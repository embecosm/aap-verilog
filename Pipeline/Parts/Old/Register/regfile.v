==> flow/design.v <==
module regfile (
    clock,
    reset,
    rd1,         
    wr1,         
    wr1_data,    
    wr1_enable,  
    rd1_data     
    );
input clock;
input reset;
input [1:0]     rd1;             
input [1:0]     wr1;
input [15:0]    wr1_data;        
input           wr1_enable;
output [15:0]  rd1_data;         
reg [15:0] registers [0:3];
always @(posedge clock or posedge reset) begin
    if (reset) begin
        registers[0] = 0;
        registers[1] = 0;
        registers[2] = 0;
        registers[3] = 0;
    end
    else begin
        registers[wr1] = wr1_data;
    end
end
assign rd1_data = registers[rd1];
endmodule
; Step by step through the tools: regfile
; Tool output for the design above, in the order of the flow.
; Lines are those of the file above, counted from 1.
; Operators: Yosys type, input widths -> output width; for muxes data width and select width s.
; Cell names lack the library's common part.
; A cell with - has no value.
[setup]
top = regfile
clock_port = clock
library = sky130hd
pvt_corner = tt_025C_1v80

; Elaborated design
; Source: Yosys, flattened and elaborated. Widths are those after wreduce. Registers that Yosys merges into a memory's read port (data or address) are not register bits. Print and check cells do not count. Equal cells are merged and count once.
[op_classes]
n_eq = 6
muxes = 5
n_reduce_logical = 6
[op_table]
columns = cell, n
row1 = $pmux 16 s4, 1
row2 = $mux 16, 4
row3 = $reduce_or 3->1, 4
row4 = $eq 2x2->1 const B, 4
row5 = $eq 2x1->1 const B, 2
row6 = $logic_not 2->1, 2
[bits]
reg_bits = 64
in_bits = 23
out_inout_bits = 16

; Depth
; Yosys ltp: most cells in a row. Word level: on the elaborated netlist, between registers, memories and ports. Mapped: between sequential cells and ports; inverters and the memories' decode and read muxes count.
[logic_depth]
ltp_word = 2
abc_area = 0
depth_mapped = 4
mapped_depth_nobuf = 2

; After synthesis
; The flow's flattened synthesis, as Yosys stat reports it; memories are mapped. The netlist is that of the ABC_AREA named above (0 if unset); the other value can give another one.
; The area totals of this step are shown rounded.
[types]
columns = cell_type, n
row1 = dfrtp_1, 64
row2 = mux2_2, 44
row3 = mux4_2, 15
row4 = mux2_4, 20
row5 = buf_12, 3
row6 = buf_6, 5
row7 = mux4_1, 1
row8 = nand2b_1, 2
row9 = buf_2, 2
row10 = nand2_2, 1
row11 = nor2_2, 1
row12 = inv_1, 1
[mapped]
cell_count = 159
area_um2 = 2917
seq_area_um2 = 1602
ff_cells = 64

; Worst setup path after synthesis
; Source: OpenSTA report_checks on the synthesized netlist (no wires, ideal clock, input and output delay 20% of the period each), path of least setup slack; recovery checks are left aside. Register names are those of the netlist, which keeps one name where synthesis merged equal registers.
[synth_timing]
path_kind = input-to-output
start = input port rd1[1]
end = output port rd1_data[0]
period_ns = 2.45
output_delay_ns = 0.490
launch_ns = 0.490
arrival_time_ns = 1.286
t_required_ns = 1.960
slack_ns = 0.674
delay_ns = 0.796
path_stages = 3
period_less_setup_slack_ns = 1.776
; "delay_ns" = arrival - input delay + setup time.
; A path that ends at an output port has no setup time.
; "path_stages" counts driving pins, that of a launching flip-flop among them; a cell with two outputs on the path counts twice.
; "period_less_setup_slack_ns" = period - worst setup slack (recovery checks aside). The figure is calculated, with input and output delays left at 20% of the set period.
; The rows between start and end are the longest chain of elaborated cells between them; the timing report does not say that the signal goes this way. Where chains are equally long, one stands for them.
; A line is the first line of the expression or statement that the cell stems from. Yosys adds cells for indexed reads and writes and turns some case tables into memories.
[synth_via]
cell_sequence = buf_6 -> buf_12 -> mux4_2
elab_chain_cells = 2
[synth_lines]
columns = item, line_no
row1 = from (decl), 12  ; input [1:0]     rd1;
row2 = $eq 2x2->1, 29  ; assign rd1_data = registers[rd1];
row3 = $pmux 16 s4, 29
row4 = to (decl), 16  ; output [15:0]  rd1_data;

; Path in the finished layout
; From the final timing report of entry A: the path of least setup slack in the routed layout; clock arrival at registers is part of the times.
[layout_timing]
path_kind = reg-to-output
start = register registers[3][15]
end = output port rd1_data[15]
period_ns = 0.936
output_delay_ns = 0.19
launch_ns = 0.33
arrival_time_ns = 1.35
t_required_ns = 0.75
slack_ns = -0.60
path_stages = 3
; The rows between start and end are the longest chain of elaborated cells between them; the timing report does not say that the signal goes this way. Where chains are equally long, one stands for them.
[layout_via]
cell_sequence = dfrtp_1 -> mux4_2 -> buf_6
elab_chain_cells = 1
[layout_lines]
columns = item, line_no
row1 = from (decl), 17  ; reg [15:0] registers [0:3];
row2 = from (assign), 23  ; registers[3] = 0;
row3 = from (assign), 26  ; registers[wr1] = wr1_data;
row4 = $pmux 16 s4, 29  ; assign rd1_data = registers[rd1];
row5 = to (decl), 16  ; output [15:0]  rd1_data;

; Below are 2 stored runs of the flow (Yosys, OpenROAD; platform sky130hd) on regfile, each with its settings and what was measured, unordered. Constraints: input delay and output delay 20% of the set period each, output load 0.01 pF.
; By "period_less_ws_ns" is meant the clock period of the run minus its worst setup slack. This is arithmetic on one report: input and output delays are still those of the set period (20% each).
; "worstPathTime_ns": the worst setup path's part of the clock period (all of it between registers, 20% less for each end at a port) less its slack. A launch clock that arrives late makes it longer, a capture clock that arrives late makes it shorter.
; "fin_power_uw": no workload was simulated; the value follows from the tool's default switching activity.
; The measured numbers are rounded.

[entry A: settings]
period_ns = 0.936
CORE_UTILIZATION = 47
SETUP_SLACK_MARGIN = 0.01
PLACE_DENSITY_LB_ADDON = 0.28
CORE_ASPECT_RATIO = 1.48
CELL_PAD_IN_SITES_GLOBAL_PLACEMENT = 1
TNS_END_PERCENT = 95
ABC_AREA = 0
CAP_MARGIN = 20
CORE_MARGIN = 2
SLEW_MARGIN = 20
[entry A: results]
ys_area_um2 = 2917
final_die_area_um2 = 6864
final_stdcell_area_um2 = 3859
layout_utilization_pct = 64.8
timing.setup.ws_ns = -0.601
tns_setup_ns = -9.340
fin_power_uw = 7496
period_less_ws_ns = 1.537
worstPathTime_ns = 1.35
worst_path_kind = reg-to-output

[entry B: settings]
period_ns = 1.63
SETUP_SLACK_MARGIN = 0.38
CAP_MARGIN = 20
CORE_MARGIN = 2
CORE_UTILIZATION = 40
SLEW_MARGIN = 20
[entry B: results]
ys_area_um2 = 2917
final_die_area_um2 = 7991
final_stdcell_area_um2 = 3866
layout_utilization_pct = 54.2
timing.setup.ws_ns = -0.056
tns_setup_ns = -0.503
fin_power_uw = 4356
period_less_ws_ns = 1.686
worstPathTime_ns = 1.36
worst_path_kind = reg-to-output
